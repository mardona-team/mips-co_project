==> flow/design.v <==
module mux2x1 (sl,in1,in2,outpt);
input [31:0] in1,in2;	   
input sl;
output [31:0] outpt;
reg [31:0] outpt;	 
always @(  sl or in1 or in2 )
	case (sl)
	0:outpt= in1;	
	1:outpt= in2;  
	endcase
endmodule
module mux3x2 (out,sl,in1,in2,in3);
input [31:0] in1,in2,in3;	   
input [1:0] sl;
output [31:0] out;
reg [31:0] out;	 
always @(  sl or in1 or in2 or in3  )
	case (sl)
	0:out= in1;	
	1:out= in2; 
	2:out= in3;	
	endcase
endmodule
module pc (pc,pcplus4,clock,branch_control,jump_control,alu_zero_control,instruction,ReadData1,Jr);  
	input clock;	
	input  branch_control;
	input  alu_zero_control;
	input  jump_control;
	input [31:0] instruction;
	input [31:0] ReadData1 ;
	input Jr;
	output[31:0] pc; 
	output reg[31:0]  pcplus4;
	reg[31:0] pc; 
 wire[31:0]  badder;  
 wire[31:0]  mux1;
 wire[31:0]  mux2;
 wire[31:0]  mux3;
 wire[31:0] newpc;
 wire [31:0]  branchsignextend;
 wire[15:0] braddres; 
 assign braddres = instruction[15:0];	 
 assign branchsignextend ={{16{braddres[15]}},braddres[15:0]} ;		 
initial
	begin
		   pc=0;			
	end
  always @(posedge clock) 
	begin	 
       pcplus4 =pc+4 ;
 	end
 branchadder branchadder1(pcplus4  ,branchsignextend , badder);	    
 wire [28:0] jumpAdd;
 assign jumpAdd = ( instruction[25:0]<<2 );   
 wire[31:0] jumpFinaladd;
 assign	   jumpFinaladd={pcplus4[31:28],jumpAdd}  ;	  
 and(s1,branch_control, alu_zero_control); 
 mux2x1 m1(s1,pcplus4,badder,mux1);	 
 mux2x1 m2(jump_control,mux1,jumpFinaladd,mux2);
 mux2x1 m3(Jr,mux2,ReadData1,mux3);
 assign newpc=mux3;
 always @(newpc) pc = newpc;
endmodule
module branchadder (pcplus4,branchsignextend,PCbranch) ;
	input  [31:0] pcplus4; 
	input  [31:0] branchsignextend;	 
	output [31:0] 	 PCbranch;
	reg[31:0]  PCbranch ;		
	always @( pcplus4 or  branchsignextend)
		begin
  PCbranch <= pcplus4+$signed((branchsignextend<<2));	  
		 end
	endmodule		
* Tool chain data of pc
What the tools print for pc, step after step.
Line numbers count from 1 in the design file above.
Operators: Yosys type, input widths -> output width; for muxes data width and select width s.
Library cell names are shortened.
A cell with - has no value.
- Top module :: pc
- Clock port :: clock
- Standard-cell library :: sky130hd
- Timing corner :: tt_025C_1v80

* Word level
Yosys after proc, flatten, opt, wreduce and memory -nomap, before mapping. Enables and synchronous resets that opt folds into registers are not counted as muxes. Memory bits, and registers merged into a memory's read port (data or address), are not among the register bits. Print and check cells are not counted. Equal cells are merged and count once.
- Flip-flop bits (word level) :: 32
- Bits in latches :: 0
- Memory bits (writable) :: 0
- Bits in read-only memories :: 0
- Clocked read ports x word width :: 0
- Memory cells :: 0
- Bits of input ports :: 69
- Output and inout bits :: 64
- $add $sub $neg :: 2
- Multiply operators :: 0
- Divide/modulo/power cells :: 0
- $lt $le $gt $ge :: 0
- Equal/unequal tests :: 0
- Shift operators :: 0
- Muxes and demuxes :: 3
- Bitwise logic cells :: 4
- Reductions and logical operators :: 0
** Operators by type and width (count)
- $pmux 32 s2 :: 3
- $add 32x3->32 const B :: 1
- $add 32x32->32 :: 1
- $not 1->1 :: 3
- $and 1x1->1 :: 1

* Logic depth
Depth = most cells in a row (Yosys ltp): at word level without a register or memory, in the mapped netlist without a sequential cell, where the memories' decode and read muxes count.
- Depth in word-level cells :: 6
- ABC_AREA :: 0
- Mapped depth :: 16
- Depth with buffers taken out :: 15

* Netlist
Yosys stat after the flow's synthesis: flattened, memories mapped to cells. It holds for the ABC_AREA given above (unset counts as 0); a run with the other value may have another netlist.
Totals and module areas in this step are rounded.
** Cell types
- dfxtp_1 :: count 32, total area 640.614 µm²
- ha_1 :: count 30, total area 375.36 µm²
- o21ai_0 :: count 52, total area 260.25 µm²
- nand2_1 :: count 69, total area 258.998 µm²
- a21oi_1 :: count 45, total area 225.216 µm²
- xnor2_1 :: count 22, total area 192.685 µm²
- nor2_1 :: count 34, total area 127.622 µm²
- o21a_1 :: count 17, total area 127.622 µm²
- a21o_1 :: count 13, total area 97.594 µm²
- xor2_1 :: count 11, total area 96.342 µm²
- nand3_1 :: count 17, total area 85.082 µm²
- o31ai_4 :: count 4, total area 85.082 µm²
- nand4_1 :: count 13, total area 81.328 µm²
- a22oi_1 :: count 10, total area 75.072 µm²
- a221o_1 :: count 7, total area 70.067 µm²
- inv_1 :: count 18, total area 67.565 µm²
- o211ai_1 :: count 9, total area 67.565 µm²
- a211oi_1 :: count 8, total area 60.058 µm²
Other cell types: 58; their cells: 165.
- Cell count :: 576
- Mapped area :: 0.00424 mm²
- Sequential area :: 0.000641 mm²
- Mapped flip-flops :: 32
- Buffers :: 27
By module: a second synthesis without flattening, with its own total; a netlist apart from the flattened one above.
- Cells (unflattened synthesis) :: 448
- Area (unflattened synthesis) :: 0.00454 mm²
Each row is one instance without its submodules.
** Modules
- branchadder :: instances 1, cells 226, area 0.00166 mm², sequential area 0 mm²
- mux2x1 :: instances 3, cells 36, area 0.000544 mm², sequential area 0 mm²
- pc :: instances 1, cells 114, area 0.00124 mm², sequential area 0.000641 mm²

* Worst setup path after synthesis
Path of least setup slack by OpenSTA after synthesis, without wires, with an ideal clock, recovery checks aside; 20% of the period is set as input and as output delay. Where synthesis merged equal registers, the netlist keeps one of their names.
- Kind :: input-to-output
- Start :: in instruction[0]
- End :: out pc[30]
- Period :: 5410 ps
- Input delay :: 1082 ps
- Time at the first pin :: 1082 ps
- Data arrival time :: 3511 ps
- Slack :: 817 ps
- Path delay :: 2429 ps
- Stages :: 11
- Path buffers :: 0
- Synthesis period reached :: 4593 ps
"path delay" is the arrival time less input delay plus setup time.
At an output port there is no setup time.
"stages" counts driving pins, that of a launching flip-flop among them; a cell with two outputs on the path counts twice.
"synthesis period reached" is the clock period less the worst setup slack; recovery checks do not enter. This is arithmetic on one report: input and output delays are still those of the set period (20% each).
The rows between start and end are the longest chain of elaborated cells between them; the timing report does not say that the signal goes this way. Where chains are equally long, one stands for them.
A line is the first line of the expression or statement that the cell stems from. Yosys adds cells for indexed reads and writes and turns some case tables into memories.
- Cell sequence :: ha_1 > inv_1 > fa_1 > and2b_1 > o31ai_4 > nand3_1 > a21o_1 > o211ai_1 > a211oi_1 > a41o_1 > nor4b_1
- Length of the longest elaborated chain :: 4
- Elaborated cells on any way between the ends :: 4
- Source lines of those cells :: 2
** RTL lines, path post-synthesis
- start: declaration :: RTL line 29 : input [31:0] instruction;
- $add 32x32->32 :: RTL line 71 : PCbranch <= pcplus4+$signed((branchsignextend<<2));
- $pmux 32 s2 x3 :: RTL line 7 : case (sl)
- end: declaration :: RTL line 32 : output[31:0] pc;

* Worst path after layout
From the final timing report of record 2: the path of least setup slack in the routed layout; clock arrival at registers is part of the times.
The report prints the path's times to 10 ps; the period is as set.
- Kind :: input-to-output
- Start :: in instruction[0]
- End :: out pc[26]
- Period :: 6080 ps
- Input delay :: 1220 ps
- Time at the first pin :: 1220 ps
- Data arrival time :: 3740 ps
- Slack :: 1130 ps
- Stages :: 15
- Path buffers :: 4
The rows between start and end are the longest chain of elaborated cells between them; the timing report does not say that the signal goes this way. Where chains are equally long, one stands for them.
- Cell sequence :: buf_8 > ha_4 > inv_2 > fa_2 > and2b_2 > o31ai_4 > nand3_2 > a21o_1 > buf_6 > o211ai_1 > buf_4 > mux2i_2 > a31o_2 > inv_2 > buf_6
- Length of the longest elaborated chain :: 4
- Elaborated cells on any way between the ends :: 4
- Source lines of those cells :: 2
** RTL lines, path after layout
- start: declaration :: RTL line 29 : input [31:0] instruction;
- $add 32x32->32 :: RTL line 71 : PCbranch <= pcplus4+$signed((branchsignextend<<2));
- $pmux 32 s2 x3 :: RTL line 7 : case (sl)
- end: declaration :: RTL line 32 : output[31:0] pc;

Add stored flow runs of pc

pc through Yosys and OpenROAD on sky130hd: 2 stored runs, unordered, with their settings and measured results. The constraints put input and output delay at 20% of the set period each and load the outputs with 0.01 pF.
"clock period reached": clock period set for the run, less the worst setup slack. It is reckoned from that one timing run; input and output delays stay at 20% of the period that was set.
"critical setup path time" is the time allowed to the run's worst setup path (the clock period less input and output delay, where it has them) less its slack. Clock arrival times count: a late capture clock shortens it, a late launch clock lengthens it.
"total power after layout" rests on the timing tool's default activity at the inputs, not on a simulated workload.
"critical setup path time" is known to 10 ps.
Values from the reports are rounded here.

** Record 1
- Settings :: period_ns=4.46; CORE_UTILIZATION=57; PLACE_DENSITY_LB_ADDON=0.15; TNS_END_PERCENT=5; CTS_CLUSTER_SIZE=48; CTS_CLUSTER_DIAMETER=347; CAP_MARGIN=30; CORE_MARGIN=2; SLEW_MARGIN=20
- Outcome :: incomplete, clock tree synthesis halted on DPL-0033

** Record 2
- Settings :: period_ns=6.08; CORE_UTILIZATION=47; SETUP_SLACK_MARGIN=1.11; PLACE_DENSITY_LB_ADDON=0.01; CELL_PAD_IN_SITES_DETAIL_PLACEMENT=0; GPL_TIMING_DRIVEN=1; MAX_ROUTING_LAYER=met4; CAP_MARGIN=20; CORE_MARGIN=2; SLEW_MARGIN=20
- Total power after layout :: 1.32 mW
- Clock period reached :: 4,952 ps
- Critical setup path time :: 2,520 ps
- Worst setup path kind :: input-to-output
- Smallest hold slack :: 515 ps
- Area of the die :: 0.0098 mm²
- Lowest setup slack :: 1,130 ps
- Final setup TNS :: 0 ps
- Yosys chip area after synthesis :: 0.00424 mm²
- Utilization :: 0.739
- Standard-cell area of the final layout :: 0.00645 mm²
